==> flow/design.v <==
module video_wr_ctrl#(
    parameter VIDEO_WR_DATA_WIDTH   = 16    ,
    parameter AXI_DATA_WIDTH        = 128   ,
    parameter AXI_ADDR_WIDTH        = 32
    )(
    input                                   i_clk                 ,
    input                                   i_reset               ,
    input                                   i_ddr_init_done       ,
    input   wire [15:0]                     i_wr_video_width      ,
    input   wire [15:0]                     i_wr_video_high       ,
    input   wire                            i_wr_video_field      ,
    input   wire                            i_wr_video_valid      ,
    input   wire [VIDEO_WR_DATA_WIDTH-1:0]  i_wr_video_data       ,
    input   wire [AXI_ADDR_WIDTH-1:0]       i_wr_video_base_addr  ,
    output  wire                            o_wr_buff_req_en      ,
    output  wire                            o_wr_buff_vld         ,
    output  wire [7:0]                      o_wr_buff_burst_len   ,
    output  wire [AXI_ADDR_WIDTH-1:0]       o_wr_buff_addr        ,
    output  wire [AXI_DATA_WIDTH-1:0]       o_wr_buff_data        ,
    output  wire                            o_wr_buff_data_last   ,
    output  wire                            o_wr_buff_frame_reset
    );
    localparam CNT_VIDEO2AXI_COMB_MAX = AXI_DATA_WIDTH/VIDEO_WR_DATA_WIDTH;
    reg                         r_o_wr_buff_req_en     ;
    reg                         r_o_wr_buff_vld        ;
    reg [7:0]                   r_o_wr_buff_burst_len  ;
    reg [AXI_ADDR_WIDTH-1:0]    r_o_wr_buff_addr       ;
    reg [AXI_DATA_WIDTH-1:0]    r_o_wr_buff_data       ;
    reg                         r_o_wr_buff_data_last  ;
    reg                         r_o_wr_buff_frame_reset;
    (* dont_touch ="true" *) reg reset_ff0;
    (* dont_touch ="true" *) reg reset_ff1;
    (* dont_touch ="true" *) reg reset_sync;
    reg ddr_init_done_ff0,ddr_init_done_ff1;
    reg i_wr_video_field_ff0;
    reg i_wr_video_valid_ff0;
    reg [VIDEO_WR_DATA_WIDTH-1:0] i_wr_video_data_ff0;
    reg ddr_wr_en;
    reg [AXI_ADDR_WIDTH-1:0] r_i_w_video_base_addr;
    reg [15:0] r_i_w_video_width;
    reg [15:0] cnt_pixel;
    reg [$clog2(CNT_VIDEO2AXI_COMB_MAX)-1:0] cnt_comb;
    reg [7:0]   cnt_wr_burst;
    reg [4:0]   cnt_frame_reset_sync;
    wire wr_video_field_rise,wr_video_field_fall;
    wire line_last;
    assign o_wr_buff_req_en      = r_o_wr_buff_req_en     ;
    assign o_wr_buff_vld         = r_o_wr_buff_vld        ;
    assign o_wr_buff_burst_len   = r_o_wr_buff_burst_len  ;
    assign o_wr_buff_addr        = r_o_wr_buff_addr       ;
    assign o_wr_buff_data        = r_o_wr_buff_data       ;
    assign o_wr_buff_frame_reset = r_o_wr_buff_frame_reset;
    assign o_wr_buff_data_last   = r_o_wr_buff_data_last  ;
    assign wr_video_field_rise = ddr_wr_en ? i_wr_video_field && ~i_wr_video_field_ff0 : 0;
    assign wr_video_field_fall = ddr_wr_en ? ~i_wr_video_field && i_wr_video_field_ff0 : 0;
    assign line_last = i_wr_video_field_ff0 & i_wr_video_valid_ff0 && (cnt_pixel == r_i_w_video_width-1);
    always@(posedge i_clk)begin
        reset_ff0  <= i_reset;
        reset_ff1  <= reset_ff0;
        reset_sync <= reset_ff1;
    end
    always@(posedge i_clk)begin
        if(reset_sync)
            cnt_frame_reset_sync <= 0;
        else if(cnt_frame_reset_sync == 12)
            cnt_frame_reset_sync <= 0;
        else if(wr_video_field_rise || cnt_frame_reset_sync)
            cnt_frame_reset_sync <= cnt_frame_reset_sync + 1;
        else
            cnt_frame_reset_sync <= cnt_frame_reset_sync;
    end
    always@(posedge i_clk)begin
        if(reset_sync)
            r_o_wr_buff_frame_reset <= 1;
        else
            r_o_wr_buff_frame_reset <= cnt_frame_reset_sync != 0;
    end
    always@(posedge i_clk)begin
        ddr_init_done_ff0 <= i_ddr_init_done;
        ddr_init_done_ff1 <= ddr_init_done_ff0;
    end
    always@(posedge i_clk)begin
        if(reset_sync)
            ddr_wr_en <= 0;
        else if(~i_wr_video_field)
            ddr_wr_en <= ddr_init_done_ff1;
        else
            ddr_wr_en <= ddr_wr_en;
    end
    always@(posedge i_clk)begin
        if(ddr_wr_en)begin
            i_wr_video_field_ff0 <= i_wr_video_field;
            i_wr_video_valid_ff0 <= i_wr_video_valid;
            i_wr_video_data_ff0  <= i_wr_video_data;
        end
        else begin
            i_wr_video_field_ff0 <= 0;
            i_wr_video_valid_ff0 <= 0;
            i_wr_video_data_ff0  <= 0;
        end
    end
    always@(posedge i_clk)begin
        if(wr_video_field_rise)begin
            r_i_w_video_base_addr <= i_wr_video_base_addr;
            r_i_w_video_width     <= i_wr_video_width >= 16'h1000 ? 16'h1000 : i_wr_video_width;
        end
        else begin
            r_i_w_video_base_addr <= r_i_w_video_base_addr;
            r_i_w_video_width     <= r_i_w_video_width    ;
        end
    end
    always@(posedge i_clk)begin
        if(reset_sync)
            cnt_pixel <= 0;
        else if(~i_wr_video_field_ff0 || line_last)
            cnt_pixel <= 0;
        else if(i_wr_video_field_ff0 && i_wr_video_valid_ff0)
            cnt_pixel <= cnt_pixel + 1;
        else
            cnt_pixel <= cnt_pixel;
    end
    always@(posedge i_clk)begin
        if(reset_sync)
            cnt_comb <= 0;
        else if(~i_wr_video_field_ff0 || line_last)
            cnt_comb <= 0;
        else if(i_wr_video_field_ff0 && i_wr_video_valid_ff0 && cnt_comb == CNT_VIDEO2AXI_COMB_MAX-1)
            cnt_comb <= 0;
        else if(i_wr_video_field_ff0 && i_wr_video_valid_ff0)
            cnt_comb <= cnt_comb + 1;
        else
            cnt_comb <= cnt_comb;
    end
    always@(posedge i_clk)begin
        if(reset_sync)
            cnt_wr_burst <= 0;
        else if(~i_wr_video_field_ff0 || line_last)
            cnt_wr_burst <= 0;
        else if(i_wr_video_field_ff0 && i_wr_video_valid_ff0 && cnt_comb == CNT_VIDEO2AXI_COMB_MAX-1)
            cnt_wr_burst <= cnt_wr_burst + 1;
        else
            cnt_wr_burst <= cnt_wr_burst;
    end
    always @(posedge i_clk) begin
        if (reset_sync)
            r_o_wr_buff_vld <= 0;
        else if ( (cnt_comb == CNT_VIDEO2AXI_COMB_MAX-1 || line_last) &&  i_wr_video_field_ff0 && i_wr_video_valid_ff0) 
            r_o_wr_buff_vld <= 1'b1;
        else 
            r_o_wr_buff_vld <= 0;
    end
    genvar i;
    generate 
        for(i = 0 ; i <= CNT_VIDEO2AXI_COMB_MAX-1 ; i = i + 1)begin
            always@(posedge i_clk)begin
                if(reset_sync)
                    r_o_wr_buff_data[( VIDEO_WR_DATA_WIDTH*(i+1)-1) : VIDEO_WR_DATA_WIDTH*i] <= 0;
                else if (i_wr_video_field_ff0 && i_wr_video_valid_ff0 && cnt_comb == i) 
                    r_o_wr_buff_data[(VIDEO_WR_DATA_WIDTH*(i+1)-1) : VIDEO_WR_DATA_WIDTH*i] <= i_wr_video_data_ff0;
            end
        end
    endgenerate 
    always @(posedge i_clk) begin
        if (reset_sync) begin
            r_o_wr_buff_req_en    <= 0;  
            r_o_wr_buff_data_last <= 0;      
        end
        else begin
            r_o_wr_buff_req_en    <= line_last;
            r_o_wr_buff_data_last <= line_last;
        end   
    end
    always @(posedge i_clk) begin
        if (reset_sync) 
            r_o_wr_buff_burst_len <= 0;
        else if (line_last) 
            r_o_wr_buff_burst_len <= cnt_wr_burst;
        else 
            r_o_wr_buff_burst_len <= r_o_wr_buff_burst_len;
    end
    always @(posedge i_clk) begin
        if (reset_sync) 
            r_o_wr_buff_addr <= 0;
        else if (wr_video_field_rise) 
            r_o_wr_buff_addr <= i_wr_video_base_addr;
        else if (o_wr_buff_req_en)
            r_o_wr_buff_addr <= r_o_wr_buff_addr + 16'h1000;  
        else 
            r_o_wr_buff_addr <= r_o_wr_buff_addr;
    end
endmodule
# Step by step through the tools: video_wr_ctrl
# What the tools print for video_wr_ctrl, step after step.
# Line numbers count from 1 in the design file above.
# Operators carry their Yosys type and port widths (W data, S select, Z words).
# The mark - stands for no value.
[design]
top_module = "video_wr_ctrl"
clock = "i_clk"
library = "sky130hd"
corner = "tt_025C_1v80"

# After elaboration
# Counts by Yosys on the flattened word-level netlist (proc, flatten, opt, wreduce; memories kept). Register bits leave out memories and registers merged into their read ports (data or address). Print and check cells are left out. Cells with the same type and inputs are merged into one.
[word_totals]
regBits = 243
inputBits = 85
out_inout_bits = 172
wordCells = 71
[op_classes]
addsub = 6
compare = 1
eq_ne = 9
muxes = 4
logic = 2
n_reduce_logical = 22
[ops]
columns = ["op", "count"]
rows = [
  ["$mux W32", 2],
  ["$eq A16 B32 Y1", 1],
  ["$add A32 B13 Y32 const B", 1],
  ["$sub A16 B1 Y17 const B", 1],
  ["$add A16 B1 Y16 const B", 1],
  ["$ge A16 B13 Y1 const B", 1],
  ["$logic_and A1 B1 Y1", 13],
  ["$eq A3 B3 Y1 const B", 4],
  ["$add A8 B1 Y8 const B", 1],
  ["$eq A3 B2 Y1 const B", 2],
  ["$logic_or A1 B5 Y1", 1],
  ["$add A5 B1 Y5 const B", 1],
  ["$eq A5 B4 Y1 const B", 1],
  ["$reduce_bool A5 Y1", 1],
  ["$reduce_or A2 Y1", 2],
  ["$add A3 B1 Y3 const B", 1],
  ["$eq A3 B1 Y1 const B", 1],
  ["$logic_not A3 Y1", 1],
  ["$reduce_or A3 Y1", 1],
  ["$logic_or A1 B1 Y1", 2],
  ["$reduce_bool A2 Y1", 1],
  ["$mux W1", 2],
  ["$and A1 B1 Y1", 1],
  ["$not A1 Y1", 1],
]

# Depth
# Yosys ltp: most cells in a row. Word level: on the elaborated netlist, between registers, memories and ports. Mapped: between sequential cells and ports; inverters and the memories' decode and read muxes count.
[depth]
word_depth = 7
ABC_AREA = 0
ltp_mapped = 11
ltp_nobuf = 9

# Synthesis result
# Source: synth_stat.txt of the flow (Yosys; design flattened, memories mapped). It holds for the ABC_AREA given above (unset counts as 0); a run with the other value may have another netlist.
[synth_totals]
cells = 1139
yosys_area_um2 = 9624.2
seq_area_um2 = 5024.8
flip_flops = 243
buf_cells = 83
[types]
columns = ["cell", "count", "area_total_um2"]
rows = [
  ["sky130_fd_sc_hd__dfxtp_1", 227, 4.54E+03],
  ["sky130_fd_sc_hd__nand2_1", 316, 1.19E+03],
  ["sky130_fd_sc_hd__a21oi_1", 156, 780.749],
  ["sky130_fd_sc_hd__edfxtp_1", 16, 480.461],
  ["sky130_fd_sc_hd__xor2_1", 31, 271.51],
  ["sky130_fd_sc_hd__nor2_1", 67, 251.491],
  ["sky130_fd_sc_hd__clkbuf_1", 61, 228.97],
  ["sky130_fd_sc_hd__xnor2_1", 26, 227.718],
  ["sky130_fd_sc_hd__and2_1", 31, 193.936],
  ["sky130_fd_sc_hd__ha_1", 12, 150.144],
  ["sky130_fd_sc_hd__nand3_1", 28, 140.134],
  ["sky130_fd_sc_hd__a211oi_1", 17, 127.622],
  ["sky130_fd_sc_hd__buf_4", 17, 127.622],
  ["sky130_fd_sc_hd__and3_1", 13, 81.328],
  ["sky130_fd_sc_hd__nand4_1", 13, 81.328],
  ["sky130_fd_sc_hd__o21ai_0", 15, 75.072],
  ["sky130_fd_sc_hd__mux2i_1", 6, 60.058],
  ["sky130_fd_sc_hd__inv_1", 15, 56.304],
]
# Not listed: further types 30, cells in them 72.

# Worst setup path after synthesis
# Source: OpenSTA report_checks on the synthesized netlist (no wires, ideal clock, input and output delay 20% of the period each), path of least setup slack; recovery checks are left aside. Register names are those of the netlist, which keeps one name where synthesis merged equal registers.
[synth_path]
kind = "register to register"
from = "register r_i_w_video_width[0]"
to = "register cnt_pixel[0]"
period_ns = 4.36
setup_ns = 0.115
launch_ns = 0.000
arrival_time_ns = 2.791
required_ns = 4.245
slack_ns = 1.454
path_delay_ns = 2.906
stages = 12
path_buffers = 2
synth_period_reached_ns = 2.906
# "path_delay_ns" is the arrival time less input delay plus setup time.
# "stages": output pins that drive a net of the path, with the launching flip-flop's if there is one; two outputs of one cell count as two.
# "synth_period_reached_ns" is the clock period less the worst setup slack; recovery checks do not enter. This is arithmetic on one report: input and output delays are still those of the set period (20% each).
# Between the ends stands the longest chain of elaborated cells between them, by number of cells; it is not shown to be the way that was timed. Of several equally long chains one is given.
# Each line given opens the expression or statement behind the cell; cells for indexed reads and writes are added by Yosys, which also makes memories of some case tables.
# At most two assigning lines are given for a register; there are more.
[synth_via]
path_cell_list = "sky130_fd_sc_hd__edfxtp_1 -> sky130_fd_sc_hd__inv_1 -> sky130_fd_sc_hd__ha_1 -> sky130_fd_sc_hd__or4b_4 -> sky130_fd_sc_hd__nor3_4 -> sky130_fd_sc_hd__mux2i_1 -> sky130_fd_sc_hd__mux2_2 -> sky130_fd_sc_hd__or4_4 -> sky130_fd_sc_hd__buf_6 -> sky130_fd_sc_hd__o21ai_4 -> sky130_fd_sc_hd__buf_6 -> sky130_fd_sc_hd__nor2_1"
elab_chain_len = 5
cone_cells = 5
classes_between = "add/sub: 1; eq/ne: 1; reduce/logical: 3"
[synth_lines]
columns = ["element", "line_no", "source"]
rows = [
  ["start, declared", 40, "reg [15:0] r_i_w_video_width;"],
  ["start, assigned", 105, "r_i_w_video_width     <= i_wr_video_width >= 16'h1000 ? 16'h1000 : i_wr_video_width;"],
  ["start, assigned", 109, "r_i_w_video_width     <= r_i_w_video_width    ;"],
  ["$sub A16 B1 Y17", 56, "assign line_last = i_wr_video_field_ff0 & i_wr_video_valid_ff0 && (cnt_pixel == r_i_w_video_width-1);"],
  ["$eq A16 B32 Y1", 56, ""],
  ["$logic_and A1 B1 Y1", 56, ""],
  ["$logic_or A1 B1 Y1", 115, "else if(~i_wr_video_field_ff0 || line_last)"],
  ["$reduce_or A2 Y1", "-", ""],
  ["end, assigned", 118, "cnt_pixel <= cnt_pixel + 1;"],
  ["end, assigned", 120, "cnt_pixel <= cnt_pixel;"],
  ["end, declared", 41, "reg [15:0] cnt_pixel;"],
]

# Timing after layout
# Path of least setup slack in the final report of flow run 1 (OpenROAD, finished layout, wires in). Where an end is a register, its clock arrival counts in the times.
[layout_path]
kind = "register to register"
from = "register r_i_w_video_width[6]"
to = "register cnt_pixel[15]"
period_ns = 2.12
setup_ns = 0.11
launch_ns = 0.51
arrival_time_ns = 3.43
required_ns = 2.52
slack_ns = -0.91
stages = 12
path_buffers = 4
# Between the ends stands the longest chain of elaborated cells between them, by number of cells; it is not shown to be the way that was timed. Of several equally long chains one is given.
# At most two assigning lines are given for a register; there are more.
[layout_via]
path_cell_list = "sky130_fd_sc_hd__edfxtp_1 -> sky130_fd_sc_hd__buf_4 -> sky130_fd_sc_hd__nor4_2 -> sky130_fd_sc_hd__xnor2_1 -> sky130_fd_sc_hd__a41oi_1 -> sky130_fd_sc_hd__a31o_2 -> sky130_fd_sc_hd__or4_4 -> sky130_fd_sc_hd__buf_8 -> sky130_fd_sc_hd__o21ai_4 -> sky130_fd_sc_hd__buf_12 -> sky130_fd_sc_hd__buf_12 -> sky130_fd_sc_hd__nor2_2"
elab_chain_len = 5
cone_cells = 5
classes_between = "add/sub: 1; eq/ne: 1; reduce/logical: 3"
[layout_lines]
columns = ["element", "line_no", "source"]
rows = [
  ["start, declared", 40, "reg [15:0] r_i_w_video_width;"],
  ["start, assigned", 105, "r_i_w_video_width     <= i_wr_video_width >= 16'h1000 ? 16'h1000 : i_wr_video_width;"],
  ["start, assigned", 109, "r_i_w_video_width     <= r_i_w_video_width    ;"],
  ["$sub A16 B1 Y17", 56, "assign line_last = i_wr_video_field_ff0 & i_wr_video_valid_ff0 && (cnt_pixel == r_i_w_video_width-1);"],
  ["$eq A16 B32 Y1", 56, ""],
  ["$logic_and A1 B1 Y1", 56, ""],
  ["$logic_or A1 B1 Y1", 115, "else if(~i_wr_video_field_ff0 || line_last)"],
  ["$reduce_or A2 Y1", "-", ""],
  ["end, assigned", 118, "cnt_pixel <= cnt_pixel + 1;"],
  ["end, assigned", 120, "cnt_pixel <= cnt_pixel;"],
  ["end, declared", 41, "reg [15:0] cnt_pixel;"],
]

# 2 stored runs of video_wr_ctrl in the flow (synthesis by Yosys, layout by OpenROAD, sky130hd cells), in arbitrary order. Constraints: input delay and output delay 20% of the set period each, output load 0.01 pF.
# "totalPower_w": no workload was simulated; the value follows from the tool's default switching activity.

[[run]]
name = "flow run 1"
[run.settings]
period_ns = 2.12
CORE_UTILIZATION = 60
SETUP_SLACK_MARGIN = 0.26
PLACE_DENSITY_LB_ADDON = 0.11
HOLD_SLACK_MARGIN = 0.27
CORE_ASPECT_RATIO = 1.84
ABC_AREA = 0
GPL_TIMING_DRIVEN = 0
GPL_ROUTABILITY_DRIVEN = 0
CAP_MARGIN = 40
MIN_ROUTING_LAYER = "met1"
MAX_ROUTING_LAYER = "met4"
CORE_MARGIN = 2
SLEW_MARGIN = 20
[run.results]
die_area_um2 = 17117.2
ys_area_um2 = 9624.2
totalPower_w = 0.009312
ws_hold_ns = 0.328
final_stdcell_area_um2 = 13869.6
setup_worst_slack_ns = -0.912

[[run]]
name = "flow run 2"
[run.settings]
period_ns = 4.63
CORE_UTILIZATION = 22
SETUP_SLACK_MARGIN = 0.67
CORE_ASPECT_RATIO = 1.38
CELL_PAD_IN_SITES_DETAIL_PLACEMENT = 0
TNS_END_PERCENT = 80
GPL_ROUTABILITY_DRIVEN = 0
CTS_CLUSTER_DIAMETER = 134
CAP_MARGIN = 30
MIN_ROUTING_LAYER = "met2"
CORE_MARGIN = 2
SLEW_MARGIN = 20
[run.results]
die_area_um2 = 45456.6
ys_area_um2 = 9624.2
totalPower_w = 0.004725
ws_hold_ns = 0.304
final_stdcell_area_um2 = 13327.8
setup_worst_slack_ns = 1.215
