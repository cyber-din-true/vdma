==> flow/design.v <==
module video_rd_ctrl#(
    parameter VIDEO_RD_DATA_WIDTH   = 16    ,
    parameter AXI_DATA_WIDTH        = 128   ,
    parameter AXI_ADDR_WIDTH        = 32
    )(
    input                                   i_clk                   ,
    input                                   i_reset                 ,
    input                                   i_ddr_init_done         ,
    input   wire [15:0]                     i_rd_video_width        ,
    input   wire [15:0]                     i_rd_video_high         ,
    input   wire                            i_rd_video_field        ,
    input   wire                            i_rd_video_valid        ,
    input   wire [AXI_ADDR_WIDTH-1:0]       i_rd_video_base_addr    ,
    input   wire                            i_rd_video_frame_mode   ,
    input   wire                            i_rd_video_trig_mode    ,
    output  wire                            o_rd_buff_req_en        ,
    input   wire                            i_rd_buff_req_ready     ,
    output  wire  [7:0]                     o_rd_buff_burst_len     ,
    output  wire  [AXI_ADDR_WIDTH-1:0]      o_rd_buff_data_addr     ,
    output  wire                            o_rd_buff_frame_reset   ,
    output  wire                            o_rd_buff_line_rden     ,
    output  wire  [15:0]                    o_video_width
    );
    localparam CNT_AXI2VIDEO_COMB_MAX = AXI_DATA_WIDTH/VIDEO_RD_DATA_WIDTH;
    localparam RD_FRAME_IDLE     = 5'b00001;
    localparam RD_FRAME_CLEAR    = 5'b00010;
    localparam RD_FRAME_RST_WAIT = 5'b00100;
    localparam RD_FRAME_REQ      = 5'b01000;
    localparam RD_FRAME_END      = 5'b10000;
    reg                           r_o_rd_buff_req_en      ;
    reg [7:0]                     r_o_rd_buff_burst_len   ;
    reg [AXI_ADDR_WIDTH-1:0]      r_o_rd_buff_data_addr   ;
    reg                           r_o_rd_buff_frame_reset ;
    reg [4:0] state_current,state_next;
    (* dont_touch ="true" *) reg reset_ff0;
    (* dont_touch ="true" *) reg reset_ff1;
    (* dont_touch ="true" *) reg reset_sync;
    reg i_rd_video_field_ff0;
    reg i_rd_video_valid_ff0;
    reg ddr_init_done_ff0,ddr_init_done_ff1;
    reg ddr_rd_en;
    reg  [AXI_ADDR_WIDTH-1: 0] r_i_rd_video_base_addr;
    reg  [15:0]                r_i_rd_video_width    ;
    reg  [15:0]                r_i_rd_video_high     ;
    reg  [4:0]  cnt_frame_clear;
    reg  [4:0]  cnt_frame_reset;
    reg  [15:0] line_num;
    wire rd_video_field_rise,rd_video_field_fall;
    wire video_rd_req_trig  ;
    assign o_rd_buff_req_en        = r_o_rd_buff_req_en     ;
    assign o_rd_buff_burst_len     = r_o_rd_buff_burst_len  ;
    assign o_rd_buff_data_addr     = r_o_rd_buff_data_addr  ;
    assign o_rd_buff_frame_reset   = r_o_rd_buff_frame_reset;
    assign o_video_width           = r_i_rd_video_width     ;
    always@(posedge i_clk)begin
        if(reset_sync)
            state_current <= RD_FRAME_IDLE;
        else
            state_current <= state_next;
    end
    always@(*)begin
        case(state_current)
            RD_FRAME_IDLE : begin
                if (video_rd_req_trig)
                    state_next = RD_FRAME_CLEAR;
                else 
                    state_next = state_current; end
            RD_FRAME_CLEAR : begin   
                if (cnt_frame_clear > 5'd12)
                    state_next = RD_FRAME_RST_WAIT;
                else 
                    state_next = state_current; end
            RD_FRAME_RST_WAIT : begin    
                if (cnt_frame_reset > 5'd12)
                    state_next = RD_FRAME_REQ;
                else 
                    state_next = state_current; end
            RD_FRAME_REQ : begin
                if (~i_rd_video_trig_mode && o_rd_buff_req_en && i_rd_buff_req_ready && line_num == r_i_rd_video_high - 1)
                    state_next = RD_FRAME_END;
                else if (i_rd_video_trig_mode && o_rd_buff_req_en && i_rd_buff_req_ready && line_num == 0)
                    state_next = RD_FRAME_END;
                else 
                    state_next = state_current; end
            RD_FRAME_END : begin
                state_next = RD_FRAME_IDLE; end
            default:state_next = RD_FRAME_IDLE;
        endcase
    end
    always @(posedge i_clk) begin
        if (reset_sync) 
            cnt_frame_clear <= 0;
        else if (state_current == RD_FRAME_CLEAR) 
            cnt_frame_clear <= cnt_frame_clear + 1'b1;
        else 
            cnt_frame_clear <= 0;
    end
    always @(posedge i_clk) begin
        if (reset_sync) 
            cnt_frame_reset <= 0;
        else if (state_current == RD_FRAME_RST_WAIT) 
            cnt_frame_reset <= cnt_frame_reset + 1'b1;
        else 
            cnt_frame_reset <= 0;
    end
    always @(posedge i_clk) begin
        if (reset_sync)
            r_o_rd_buff_req_en <= 0;
        else if (r_o_rd_buff_req_en)
            r_o_rd_buff_req_en <= 0;
        else if (state_current == RD_FRAME_REQ && i_rd_buff_req_ready)
            r_o_rd_buff_req_en <= 1'b1;
        else
            r_o_rd_buff_req_en <= r_o_rd_buff_req_en;
    end
    always @(posedge i_clk) begin
        if (reset_sync)
            r_o_rd_buff_frame_reset <= 1'b1;
        else
            r_o_rd_buff_frame_reset <= state_current == RD_FRAME_CLEAR;
    end
    assign rd_video_field_rise = ddr_rd_en ? i_rd_video_field & ~i_rd_video_field_ff0 : 1'b0;
    assign rd_video_field_fall = ddr_rd_en ? ~i_rd_video_field & i_rd_video_field_ff0 : 1'b0;
    assign o_rd_buff_line_rden = ddr_rd_en ? i_rd_video_field & i_rd_video_valid : 1'b0;
    assign video_rd_req_trig = i_rd_video_trig_mode ? rd_video_field_rise : rd_video_field_fall;
    always @(*) begin
        r_o_rd_buff_data_addr <= r_i_rd_video_base_addr + {line_num[11:0], 12'h0};
    end
    always@(posedge i_clk)begin
        reset_ff0  <= i_reset;
        reset_ff1  <= reset_ff0;
        reset_sync <= reset_ff1;
    end
    always@(posedge i_clk)begin
        ddr_init_done_ff0 <= i_ddr_init_done;
        ddr_init_done_ff1 <= ddr_init_done_ff0;
    end
    always@(posedge i_clk)begin
        if(reset_sync)
            ddr_rd_en <= 0;
        else if(~i_rd_video_field)
            ddr_rd_en <= ddr_init_done_ff1;
        else
            ddr_rd_en <= ddr_rd_en;
    end
    always@(posedge i_clk)begin
        if(ddr_rd_en)begin
            i_rd_video_field_ff0 <= i_rd_video_field;
            i_rd_video_valid_ff0 <= i_rd_video_valid;
        end
        else begin
            i_rd_video_field_ff0 <= 0;
            i_rd_video_valid_ff0 <= 0;
        end
    end
    always @(posedge i_clk) begin
        if (video_rd_req_trig) begin
            r_i_rd_video_base_addr <= i_rd_video_base_addr;
            r_i_rd_video_width     <= i_rd_video_width;
            r_i_rd_video_high      <= i_rd_video_high ;
        end 
        else begin
            r_i_rd_video_base_addr <= r_i_rd_video_base_addr;
            r_i_rd_video_width     <= r_i_rd_video_width    ;
            r_i_rd_video_high      <= i_rd_video_high       ;
        end  
    end 
    always @(posedge i_clk) begin
        if (reset_sync) 
            r_o_rd_buff_burst_len <= 0;
        else if (r_i_rd_video_width[$clog2(CNT_AXI2VIDEO_COMB_MAX)-1:0] == 0)
            r_o_rd_buff_burst_len <= r_i_rd_video_width[15:$clog2(CNT_AXI2VIDEO_COMB_MAX)] - 1;
        else 
            r_o_rd_buff_burst_len <= r_i_rd_video_width[15:$clog2(CNT_AXI2VIDEO_COMB_MAX)];
    end
    always @(posedge i_clk) begin
        if (reset_sync) 
            line_num <= 0;
        else if (video_rd_req_trig && ~i_rd_video_trig_mode) 
            line_num <= 0;
        else if (video_rd_req_trig && i_rd_video_trig_mode)
            line_num <= r_i_rd_video_high - 1;
        else if (r_o_rd_buff_req_en && i_rd_buff_req_ready && ~i_rd_video_trig_mode)
            line_num <= line_num + 1;
        else if (r_o_rd_buff_req_en && i_rd_buff_req_ready && i_rd_video_trig_mode)
            line_num <= line_num - 1;
        else 
            line_num <= line_num;
    end
endmodule
From RTL to reports: video_rd_ctrl
Tool output for the design above, in the order of the flow.
Lines are those of the file above, counted from 1.
Operators: Yosys type, input widths -> output width; for muxes data width and select width s.
Library cell names are shortened.
{"block": "design", "top_module": "video_rd_ctrl", "clk_port": "i_clk", "lib": "sky130hd", "lib_corner": "tt_025C_1v80"}

Word level
Counts by Yosys on the flattened word-level netlist (proc, flatten, opt, wreduce; memories kept). Register bits leave out memories and registers merged into their read ports (data or address). Print and check cells are left out. Cells with the same type and inputs are merged into one.
{"block": "bits", "out_inout_bits": 59, "ff_bits": 112, "input_bits": 72, "elab_cells": 78}
{"block": "classes", "muxes": 15, "equal": 9, "n_addsub": 7, "cmp": 2, "n_reduce_logical": 20, "bitwise": 8}
{"block": "ops", "op": "$mux 16", "n": 3}
{"block": "ops", "op": "$eq 16x32->1", "n": 1}
{"block": "ops", "op": "$add 32x24->32", "n": 1}
{"block": "ops", "op": "$mux 5", "n": 5}
{"block": "ops", "op": "$pmux 5 s4", "n": 1}
{"block": "ops", "op": "$sub 16x1->17 const B", "n": 1}
{"block": "ops", "op": "$add 16x1->16 const B", "n": 1}
{"block": "ops", "op": "$sub 16x1->16 const B", "n": 1}
{"block": "ops", "op": "$logic_not 16->1", "n": 1}
{"block": "ops", "op": "$logic_and 1x1->1", "n": 12}
{"block": "ops", "op": "$add 5x1->5 const B", "n": 2}
{"block": "ops", "op": "$gt 5x4->1 const B", "n": 2}
{"block": "ops", "op": "$reduce_or 2->1", "n": 4}
{"block": "ops", "op": "$sub 8x1->8 const B", "n": 1}
{"block": "ops", "op": "$mux 8", "n": 1}
{"block": "ops", "op": "$ne 2x2->1 const B", "n": 3}
{"block": "ops", "op": "$not 1->1", "n": 5}
{"block": "ops", "op": "$eq 5x1->1 const B", "n": 1}
{"block": "ops", "op": "$eq 5x2->1 const B", "n": 1}
{"block": "ops", "op": "$eq 5x3->1 const B", "n": 1}
{"block": "ops", "op": "$eq 5x4->1 const B", "n": 1}
{"block": "ops", "op": "$mux 1", "n": 5}
{"block": "ops", "op": "$reduce_and 4->1", "n": 1}
{"block": "ops", "op": "$and 1x1->1", "n": 3}
{"block": "ops", "op": "$ne 3x3->1 const B", "n": 1}
{"block": "ops", "op": "$logic_not 3->1", "n": 1}
{"block": "ops", "op": "$reduce_bool 3->1", "n": 1}

Longest topological paths
Yosys ltp: most cells in a row. Word level: on the elaborated netlist, between registers, memories and ports. Mapped: between sequential cells and ports; inverters and the memories' decode and read muxes count.
{"block": "depth", "ltp_word": 6, "ABC_AREA": 0, "ltp_mapped": 10, "depth_no_buf": 10}

Synthesis result
Yosys stat after the flow's synthesis: flattened, memories mapped to cells. It holds for the ABC_AREA given above (unset counts as 0); a run with the other value may have another netlist.
{"block": "mapped", "yosys_area_um2": 5833.1, "seqArea_um2": 2722.6, "flip_flops": 112, "cell_count": 572, "n_buf": 25}
{"block": "by_type", "type": "edfxtp_1", "n": 48, "type_area_um2": 1.44E+03}
{"block": "by_type", "type": "dfxtp_1", "n": 64, "type_area_um2": 1.28E+03}
{"block": "by_type", "type": "ha_1", "n": 32, "type_area_um2": 400.384}
{"block": "by_type", "type": "xnor2_1", "n": 42, "type_area_um2": 367.853}
{"block": "by_type", "type": "nor2_1", "n": 56, "type_area_um2": 210.202}
{"block": "by_type", "type": "o21ai_0", "n": 31, "type_area_um2": 155.149}
{"block": "by_type", "type": "a21oi_1", "n": 30, "type_area_um2": 150.144}
{"block": "by_type", "type": "nand2_1", "n": 40, "type_area_um2": 150.144}
{"block": "by_type", "type": "xor2_1", "n": 17, "type_area_um2": 148.893}
{"block": "by_type", "type": "a211oi_1", "n": 13, "type_area_um2": 97.594}
{"block": "by_type", "type": "inv_1", "n": 26, "type_area_um2": 97.594}
{"block": "by_type", "type": "buf_4", "n": 12, "type_area_um2": 90.086}
{"block": "by_type", "type": "a21o_1", "n": 10, "type_area_um2": 75.072}
{"block": "by_type", "type": "nor4_1", "n": 12, "type_area_um2": 75.072}
{"block": "by_type", "type": "and3_1", "n": 10, "type_area_um2": 62.56}
{"block": "by_type", "type": "nand2b_1", "n": 8, "type_area_um2": 50.048}
{"block": "by_type", "type": "nand3_1", "n": 9, "type_area_um2": 45.043}
{"block": "by_type", "type": "o21bai_1", "n": 6, "type_area_um2": 45.043}
Not listed: further types 48, cells in them 106.

Timing after synthesis
OpenSTA on the mapped netlist: ideal clock, no wires. The path of least setup slack (recovery checks aside). Input and output delay are each 20% of the period. Register names are those of the netlist, which keeps one name where synthesis merged equal registers.
{"block": "synth_timing", "kind": "in2reg", "from": "input port i_rd_video_trig_mode", "to": "register line_num[14]", "slack_ps": 593, "clock_period_ps": 3900, "path_delay_ps": 2527, "arrival_ps": 3237, "setup_time_ps": 70, "required_ps": 3830, "n_path_buf": 0, "driving_pins": 10, "input_delay_ps": 780, "launch_ps": 780, "period_less_setup_slack_ps": 3307}
"path_delay_ps" is the arrival time less input delay plus setup time.
"driving_pins": output pins that drive a net of the path, with the launching flip-flop's if there is one; two outputs of one cell count as two.
"period_less_setup_slack_ps" is the clock period less the worst setup slack; recovery checks do not enter. This is arithmetic on one report: input and output delays are still those of the set period (20% each).
Between the ends stands the longest chain of elaborated cells between them, by number of cells; it is not shown to be the way that was timed. Of several equally long chains one is given.
A line is the first line of the expression or statement that the cell stems from. Yosys adds cells for indexed reads and writes and turns some case tables into memories.
At most two assigning lines are given for a register; there are more.
{"block": "synth_via", "cell_sequence": "and3b_1 -> inv_1 -> fa_1 -> a211oi_1 -> o21ai_0 -> a21oi_1 -> o21ai_0 -> o311ai_0 -> mux2_2 -> a21oi_1", "elab_chain_cells": 4, "cells_between": 11, "classes_between": "mux (4); logic (1); reduce/logical (6)"}
{"block": "synth_lines", "item": "from (decl)", "line": 15, "source": "input   wire                            i_rd_video_trig_mode    ,"}
{"block": "synth_lines", "item": "$logic_and 1x1->1", "line": 185, "source": "else if (r_o_rd_buff_req_en && i_rd_buff_req_ready && i_rd_video_trig_mode)"}
{"block": "synth_lines", "item": "$mux 16", "line": 185}
{"block": "synth_lines", "item": "$mux 16", "line": 183, "source": "else if (r_o_rd_buff_req_en && i_rd_buff_req_ready && ~i_rd_video_trig_mode)"}
{"block": "synth_lines", "item": "$mux 16", "line": 181, "source": "else if (video_rd_req_trig && i_rd_video_trig_mode)"}
{"block": "synth_lines", "item": "to (assign)", "line": 182, "source": "line_num <= r_i_rd_video_high - 1;"}
{"block": "synth_lines", "item": "to (assign)", "line": 184, "source": "line_num <= line_num + 1;"}
{"block": "synth_lines", "item": "to (decl)", "line": 47, "source": "reg  [15:0] line_num;"}

Worst path after layout
Path of least setup slack in the final report of run 1 (OpenROAD, finished layout, wires in). Where an end is a register, its clock arrival counts in the times.
The report prints the path's times to 10 ps; the period is as set.
{"block": "layout_timing", "kind": "reg2out", "from": "register line_num[0]", "to": "output port o_rd_buff_data_addr[30]", "arrival_ps": 3780, "n_path_buf": 1, "clock_period_ps": 5710, "launch_ps": 350, "slack_ps": 790, "driving_pins": 12, "required_ps": 4570, "output_delay_ps": 1140}
Between the ends stands the longest chain of elaborated cells between them, by number of cells; it is not shown to be the way that was timed. Of several equally long chains one is given.
At most two assigning lines are given for a register; there are more.
{"block": "layout_via", "cell_sequence": "dfxtp_1 -> ha_1 -> inv_1 -> fa_1 -> nor2b_1 -> o21ai_0 -> a211oi_1 -> o41ai_1 -> o21ai_0 -> nand4_1 -> xnor2_1 -> clkdlybuf4s50_1", "elab_chain_cells": 1, "cells_between": 1, "lines_between": 1, "classes_between": "add/sub (1)"}
{"block": "layout_lines", "item": "from (decl)", "line": 47, "source": "reg  [15:0] line_num;"}
{"block": "layout_lines", "item": "from (assign)", "line": 182, "source": "line_num <= r_i_rd_video_high - 1;"}
{"block": "layout_lines", "item": "from (assign)", "line": 184, "source": "line_num <= line_num + 1;"}
{"block": "layout_lines", "item": "$add 32x24->32", "line": 127, "source": "r_o_rd_buff_data_addr <= r_i_rd_video_base_addr + {line_num[11:0], 12'h0};"}
{"block": "layout_lines", "item": "to (decl)", "line": 19, "source": "output  wire  [AXI_ADDR_WIDTH-1:0]      o_rd_buff_data_addr     ,"}

Wiki page: video_rd_ctrl / flow data

Module video_rd_ctrl, platform sky130hd: 2 stored runs of the flow (Yosys, OpenROAD) with differing settings, in no particular order. Input and output delays are each 20% of the period that was set; the output load is 0.01 pF.
"period_less_ws_ps" means the clock period less the worst setup slack. The figure is calculated, with input and output delays left at 20% of the set period.
"worst_setup_path_time_ps" is the time allowed to the run's worst setup path (the clock period less input and output delay, where it has them) less its slack. Clock arrival times count: a late capture clock shortens it, a late launch clock lengthens it.
"final_power_mw" is the tool's figure for a default switching activity; nothing was simulated.
"worst_setup_path_time_ps" is given in steps of 10 ps.

{"run": "run 1", "settings": { "period_ns": 5.71, "CORE_UTILIZATION": 41, "SETUP_SLACK_MARGIN": 0.39, "PLACE_DENSITY_LB_ADDON": 0.28, "SLEW_MARGIN": 15, "MIN_ROUTING_LAYER": "met1", "CAP_MARGIN": 20, "CORE_MARGIN": 2 }, "results": { "holdWs_ps": 330, "yosys_chip_area_um2": 5833.1, "final_power_mw": 1.714, "die_area_um2": 15196.7, "setup_ws_ps": 788, "worst_setup_path_time_ps": 3780, "critical_path_kind": "reg2out", "setup_tns_ps": 0, "fin_util_pct": 54.0, "finalCellArea_um2": 7493.4, "period_less_ws_ps": 4922 }}
{"run": "run 2", "settings": { "period_ns": 3.95, "CORE_UTILIZATION": 23, "SETUP_SLACK_MARGIN": 0.86, "PLACE_DENSITY_LB_ADDON": 0.28, "TNS_END_PERCENT": 85, "ABC_AREA": 1, "CTS_CLUSTER_SIZE": 73, "CAP_MARGIN": 15, "SLEW_MARGIN": 40, "CORE_MARGIN": 2 }, "results": { "period_less_ws_ps": 3102, "setup_ws_ps": 848, "finalCellArea_um2": 8111.5, "die_area_um2": 27654.0, "fin_util_pct": 31.2, "setup_tns_ps": 0, "final_power_mw": 2.433, "yosys_chip_area_um2": 6058.3, "holdWs_ps": 334, "worst_setup_path_time_ps": 2310, "critical_path_kind": "reg2out" }}
